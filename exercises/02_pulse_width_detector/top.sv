==> flow/design.v <==
`timescale 1ns/10ps
module pulse_width_detector (
    input clk,
    input reset,
    input signal,
    output logic output_valid,
    output logic [15:0] pulse_width
);
    logic [15:0] buffer;
    always_ff @( posedge clk )
        if (reset) begin
            buffer <= 0;
            pulse_width <= 0;
            output_valid <= 0;
        end else begin
            buffer <= buffer;
            pulse_width <= pulse_width;
            output_valid <= 0;
            if (signal) buffer <= buffer + 1;
            else if (buffer > 0) begin
                output_valid <= 1;
                pulse_width <= buffer;
                buffer <= 0;
            end
        end
endmodule
From RTL to reports: pulse_width_detector --
What the tools print for pulse_width_detector, step after step. Line numbers count from 1 in the design file above. Operators: Yosys type, input widths -> output width; for muxes data width and select width s. Library cell names are shortened. A cell with -- has no value.
Inputs: top pulse_width_detector, clock input clk, library sky130hd, timing corner tt_025C_1v80

Word level --
Yosys after proc, flatten, opt, wreduce and memory -nomap, before mapping. Memory bits, and registers merged into a memory's read port (data or address), are not among the register bits. Print and check cells are not counted. Equal cells are merged and count once.
Operators by class: $add $sub $neg 1, $mul 0, divide/modulo/power cells 0, $lt $le $gt $ge 1, equality and inequality tests 0, shift operators 0, muxes and demuxes 3, bitwise gates (word level) 1, reduce/logical cells 3
Operator list (number):
- $mux 16 | 2
- $add 16x1->16 const B | 1
- $gt 16x1->1 const B | 1
- $reduce_and 2->1 | 1
- $reduce_bool 2->1 | 1
- $reduce_or 2->1 | 1
- $not 1->1 | 1
- $mux 1 | 1
Word-level totals: register bits after elaboration 33, bits in latches 0, memory bits (writable) 0, bits in read-only memories 0, word width x clocked read ports 0, memory cells 0, input bits 3, output and inout bits 17

Logic depth --
Longest topological path by Yosys (ltp), each cell counted once; first at word level (registers and memories cut), then after technology mapping (sequential cells cut; the memories' decode and read muxes count).
Depth: depth after elaboration 3, ABC_AREA 0, depth in mapped cells 7, mapped depth without buffers 6

After synthesis --
The flow's flattened synthesis, as Yosys stat reports it; memories are mapped. The netlist is that of the ABC_AREA named above (0 if unset); the other value can give another one.
Cells by type (number):
- dfxtp_1 | 33
- mux2i_1 | 9
- nand2_1 | 21
- a21oi_1 | 12
- nor2_1 | 16
- nor4_4 | 2
- mux2_1 | 3
- nand4_1 | 5
- nand3_1 | 6
- nor3_2 | 3
- a41oi_4 | 1
- and4_1 | 3
- nand4b_1 | 3
- ha_1 | 2
- nor4b_4 | 1
- buf_6 | 2
- nand3b_1 | 3
- o31ai_1 | 3
Not listed: further types 19, cells in them 31.
Synthesis totals: mapped cells 159, synthesis area 1517.7 µm², flip-flops 33, buffers 12

Path before layout --
Source: OpenSTA report_checks on the synthesized netlist (no wires, ideal clock, input and output delay 20% of the period each), path of least setup slack; recovery checks are left aside. Register names are those of the netlist, which keeps one name where synthesis merged equal registers.
Timing post-synthesis: path type reg-to-reg, start point register buffer[0], end point register pulse_width[13], clock period 1870 ps, setup time 128 ps, data arrival time 1525 ps, path slack 217 ps, path delay 1653 ps, stages 8, synthesis period reached 1653 ps
"path delay" = arrival - input delay + setup time. "stages": output pins that drive a net of the path, with the launching flip-flop's if there is one; two outputs of one cell count as two. "synthesis period reached" = period - worst setup slack (recovery checks aside). The figure is calculated, with input and output delays left at 20% of the set period. Between the ends stands the longest chain of elaborated cells between them, by number of cells; it is not shown to be the way that was timed. Of several equally long chains one is given. Each line given opens the expression or statement behind the cell; cells for indexed reads and writes are added by Yosys, which also makes memories of some case tables. At most two assigning lines are given for a register; there are more.
Between the ends, post-synthesis: path through dfxtp_1 > inv_1 > ha_1 > nor4b_4 > a41oi_4 > buf_6 > mux2i_1 > nor2_1, length of the longest elaborated chain 2
Ends and longest elaborated chain, post-synthesis:
- start, declared | line 9 | logic [15:0] buffer;
- start, assigned | line 16 | buffer <= buffer;
- start, assigned | line 19 | if (signal) buffer <= buffer + 1;
- $gt 16x1->1 | line 20 | else if (buffer > 0) begin
- $reduce_and 2->1
- end, assigned | line 17 | pulse_width <= pulse_width;
- end, assigned | line 22 | pulse_width <= buffer;
- end, declared | line 7 | output logic [15:0] pulse_width

Worst path after layout --
From the final timing report of run 1: the path of least setup slack in the routed layout; clock arrival at registers is part of the times. The report prints the path's times to 10 ps; the period is as set.
Timing post-layout: path type reg-to-reg, start point register buffer[0], end point register pulse_width[9], clock period 2600 ps, setup time 70 ps, data arrival time 2200 ps, path slack 620 ps, stages 8
Between the ends stands the longest chain of elaborated cells between them, by number of cells; it is not shown to be the way that was timed. Of several equally long chains one is given. At most two assigning lines are given for a register; there are more.
Between the ends, post-layout: path through dfxtp_1 > inv_1 > ha_1 > nor4b_4 > a41oi_4 > buf_4 > nand2_1 > a21oi_1, length of the longest elaborated chain 2
Ends and longest elaborated chain, post-layout:
- start, declared | line 9 | logic [15:0] buffer;
- start, assigned | line 16 | buffer <= buffer;
- start, assigned | line 19 | if (signal) buffer <= buffer + 1;
- $gt 16x1->1 | line 20 | else if (buffer > 0) begin
- $reduce_and 2->1
- end, assigned | line 17 | pulse_width <= pulse_width;
- end, assigned | line 22 | pulse_width <= buffer;
- end, declared | line 7 | output logic [15:0] pulse_width

pulse_width_detector through Yosys and OpenROAD on sky130hd: 2 stored runs, unordered, with their settings and measured results. The constraints put input and output delay at 20% of the set period each and load the outputs with 0.01 pF.
"clock period reached" means the clock period less the worst setup slack. The figure is calculated, with input and output delays left at 20% of the set period.
By "worst path time" is meant the share of the clock period that the worst setup path is allowed (20% is reserved at inputs, 20% at outputs), minus its slack. Clock arrival times at its registers enter into it.
"worst path time" is known to 10 ps.

[run 1] flow files
==> flow/run.sh <==
#!/bin/bash
# the make line also repeats the synthesis and layout settings of config.mk as NAME=value (left out here)
make -C /OpenROAD-flow-scripts/flow DESIGN_CONFIG=/design/flow/config.mk WORK_HOME=/design/flow/orfs CLKGATE_MAP_FILE= finish
==> flow/config.mk <==
export PLATFORM = sky130hd
export DESIGN_NAME = pulse_width_detector
export DESIGN_NICKNAME = pulse_width_detector
export VERILOG_FILES = /design/flow/design.v
export SDC_FILE = /design/flow/constraint.sdc
export NUM_CORES = 4
export LEC_CHECK = 0
export CAP_MARGIN = 20
export CELL_PAD_IN_SITES_DETAIL_PLACEMENT = 0
export CORE_ASPECT_RATIO = 1.19
export CORE_MARGIN = 6
export CORE_UTILIZATION = 23
export CTS_CLUSTER_DIAMETER = 330
export GPL_ROUTABILITY_DRIVEN = 0
export GPL_TIMING_DRIVEN = 1
export PLACE_DENSITY_LB_ADDON = 0.08
export SETUP_SLACK_MARGIN = 0.48
export SLEW_MARGIN = 20
export TNS_END_PERCENT = 15
==> flow/constraint.sdc <==
create_clock -name core_clock -period 2.6 [get_ports {clk}]
set_input_delay 0.5200 -clock core_clock [delete_from_list [all_inputs] [get_ports {clk}]]
set_output_delay 0.5200 -clock core_clock [all_outputs]
set_load 0.01 [all_outputs]

[run 1] result: standard-cell area of the final layout 1854.3 µm²; worst hold slack after layout 454 ps; lowest setup slack 615 ps; die size 8699.7 µm²; area of the synthesized netlist 1517.7 µm²; worst path time 1980 ps; critical path kind reg-to-reg; sum of negative setup slack 0 ps; clock period reached 1985 ps

[run 2] flow files
==> flow/run.sh <==
#!/bin/bash
# the make line also repeats the synthesis and layout settings of config.mk as NAME=value (left out here)
make -C /OpenROAD-flow-scripts/flow DESIGN_CONFIG=/design/flow/config.mk WORK_HOME=/design/flow/orfs CLKGATE_MAP_FILE= finish
==> flow/config.mk <==
export PLATFORM = sky130hd
export DESIGN_NAME = pulse_width_detector
export DESIGN_NICKNAME = pulse_width_detector
export VERILOG_FILES = /design/flow/design.v
export SDC_FILE = /design/flow/constraint.sdc
export NUM_CORES = 4
export LEC_CHECK = 0
export ABC_AREA = 0
export CAP_MARGIN = 0
export CORE_ASPECT_RATIO = 1.51
export CORE_MARGIN = 2
export CORE_UTILIZATION = 26
export CTS_CLUSTER_DIAMETER = 163
export CTS_CLUSTER_SIZE = 61
export MIN_ROUTING_LAYER = met2
export PLACE_DENSITY = 0.36
export SLEW_MARGIN = 25
==> flow/constraint.sdc <==
create_clock -name core_clock -period 2.43 [get_ports {clk}]
set_input_delay 0.4860 -clock core_clock [delete_from_list [all_inputs] [get_ports {clk}]]
set_output_delay 0.4860 -clock core_clock [all_outputs]
set_load 0.01 [all_outputs]

[run 2] result: standard-cell area of the final layout 1854.3 µm²; worst hold slack after layout 454 ps; lowest setup slack 489 ps; die size 6477.5 µm²; area of the synthesized netlist 1517.7 µm²; worst path time 1460 ps; critical path kind input-to-reg; sum of negative setup slack 0 ps; clock period reached 1941 ps
