==> flow/design.v <==
`timescale 1ns/10ps
module edge_counter #(
    parameter WIDTH=32
)  (
    input clk,
    input reset,
    input signal,
    output logic [WIDTH-1:0] posedge_count,
    output logic [WIDTH-1:0] negedge_count
);
    logic prev;
    always_ff @(posedge clk)
        if (reset) begin
            posedge_count <= 0;
            negedge_count <= 0;
            prev <= signal;
        end else begin
            posedge_count <= posedge_count;
            negedge_count <= negedge_count;
            if (prev != signal) begin
                if (signal) posedge_count <= posedge_count + 1;
                else negedge_count <= negedge_count + 1;
            end
            prev <= signal;
        end
endmodule
# Reports on edge_counter
# What the tools print for edge_counter, step after step.
# Lines are those of the file above, counted from 1.
# Operators carry their Yosys type and port widths (W data, S select, Z words).
# Cell names lack the library's common part.
# The mark - stands for no value.
# inputs
top_module	edge_counter
clk_port	clk
lib	sky130hd
pvt_corner	tt_025C_1v80

# Elaborated design
# Counts by Yosys on the flattened word-level netlist (proc, flatten, opt, wreduce; memories kept). Register bits leave out memories and registers merged into their read ports (data or address); mux counts leave out enables and synchronous resets folded into registers. Print and check cells are left out. Cells with the same type and inputs are merged into one.
# word_totals
ff_bits	65
# op_classes
n_reduce_logical	2
addsub	2
equal	1
logic	1
# op_table
cell	count
$add A32 B1 Y32 const B	2
$reduce_and A2 Y1	2
$ne A1 B1 Y1	1
$not A1 Y1	1

# Longest topological paths
# Depth = most cells in a row (Yosys ltp): at word level without a register or memory, in the mapped netlist without a sequential cell, where the memories' decode and read muxes count.
# depth
depth_word	2
abc_area	0
ltp_mapped	6
ltp_nobuf	5

# Mapped cells and area
# Yosys stat after the flow's synthesis: flattened, memories mapped to cells. It holds for the ABC_AREA given above (unset counts as 0); a run with the other value may have another netlist.
# synth_totals
sequential_area_um2	1301.2
synth_area_um2	3076.7
ff_cells	65
cell_count	362
buffers	22
# by_type
cell	count
dfxtp_1	65
or4_1	26
a21oi_1	33
o31ai_1	22
nand4_1	20
nor2_1	33
xnor2_1	12
xor2_1	10
nand2_1	22
or3_1	13
nor4_1	11
mux2_2	6
clkbuf_1	17
nand3_1	12
o21ai_0	11
nor2b_1	8
and4_1	5
inv_1	10
# Other cell types: 15; their cells: 26.

# Path before layout
# Source: OpenSTA report_checks on the synthesized netlist (no wires, ideal clock, input and output delay 20% of the period each), path of least setup slack; recovery checks are left aside. Register names are those of the netlist, which keeps one name where synthesis merged equal registers.
# synth_path
kind	flip-flop to flip-flop
startpoint	register negedge_count[0]
endpoint	register negedge_count[22]
setup_ns	0.121
clock_period_ns	2.36
n_path_buf	1
arrival_time_ns	1.927
path_stages	7
path_delay_ns	2.048
setup_slack_ns	0.313
t_required_ns	2.239
period_less_setup_slack_ns	2.047
# "path_delay_ns" is the arrival time less input delay plus setup time.
# "path_stages": output pins that drive a net of the path, with the launching flip-flop's if there is one; two outputs of one cell count as two.
# "period_less_setup_slack_ns" is the clock period less the worst setup slack; recovery checks do not enter. This is arithmetic on one report: input and output delays are still those of the set period (20% each).
# Between the ends stands the longest chain of elaborated cells between them, by number of cells; it is not shown to be the way that was timed. Of several equally long chains one is given.
# Each line given opens the expression or statement behind the cell; cells for indexed reads and writes are added by Yosys, which also makes memories of some case tables.
# At most two assigning lines are given for a register; there are more.
# synth_between
cell_sequence	dfxtp_1 ha_1 nand3b_1 or3_1 clkbuf_1 nor4_1 mux2_2
elab_chain_cells	1
cells_between	1
cone_lines	1
# synth_lines
element	line	source
start: declaration	9	output logic [WIDTH-1:0] negedge_count
start: assignment	19	negedge_count <= negedge_count;
start: assignment	22	else negedge_count <= negedge_count + 1;
$add A32 B1 Y32	22
end: assignment	19
end: assignment	22
end: declaration	9

# Worst path after layout
# From the final timing report of job 1: the path of least setup slack in the routed layout; clock arrival at registers is part of the times.
# layout_path
kind	input port to flip-flop
startpoint	input signal
endpoint	register negedge_count[31]
clock_period_ns	2.96
arrival_time_ns	2.65
t_required_ns	3.23
setup_ns	0.07
path_stages	5
input_delay_ns	0.59
n_path_buf	1
setup_slack_ns	0.58
# Between the ends stands the longest chain of elaborated cells between them, by number of cells; it is not shown to be the way that was timed. Of several equally long chains one is given.
# At most two assigning lines are given for a register; there are more.
# layout_between
cell_sequence	clkdlybuf4s50_1 nand4b_1 or4_1 or4_1 a21oi_1
elab_chain_cells	2
cells_between	3
cone_lines	1
# layout_lines
element	line	source
start: declaration	7	input signal,
$not A1 Y1	-
$reduce_and A2 Y1	-
end: assignment	19	negedge_count <= negedge_count;
end: assignment	22	else negedge_count <= negedge_count + 1;
end: declaration	9	output logic [WIDTH-1:0] negedge_count

# Measured results for edge_counter: 2 stored runs of the Yosys and OpenROAD flow on sky130hd. The settings differ; the order carries no meaning. The constraints put input and output delay at 20% of the set period each and load the outputs with 0.01 pF.
# "timing.achieved_period_ns" means the clock period less the worst setup slack. The figure is calculated, with input and output delays left at 20% of the set period.
# "worstPathTime_ns" means the part of the period allowed to the worst setup path (the constraints hold back 20% at inputs and 20% at outputs) less its slack; where the path has registers, the arrival times of their clocks count too.
# By "design_power_uw" is meant OpenSTA's value without simulated activity: inputs other than the clock are taken to toggle once in ten clock periods, and the tool carries that through the logic.
# Among the settings, -- means not set for that run.
stored run	period_ns	CORE_UTILIZATION	PLACE_DENSITY_LB_ADDON	CORE_MARGIN	ABC_AREA	GPL_ROUTABILITY_DRIVEN	CTS_CLUSTER_SIZE	SLEW_MARGIN	MAX_ROUTING_LAYER	CAP_MARGIN	setup_worst_slack_ns	worstPathTime_ns	worstPathKind	fin_hold_ws_ns	utilization_frac	timing.achieved_period_ns	setup_tns_ns	design_power_uw	stdcell_area_um2	post_synth_area_um2	final_die_area_um2
job 1	2.96	36	0.08	4	0	0	34	15	met4	20	0.582	1.79	input port to flip-flop	0.486	0.489	2.378	0.000	1690	4040.1	3076.7	10089.2
job 2	1.89	40	--	2	--	--	--	20	--	20	0.049	1.84	flip-flop to flip-flop	0.425	0.634	1.841	0.000	2456	4674.5	3076.7	8408.9
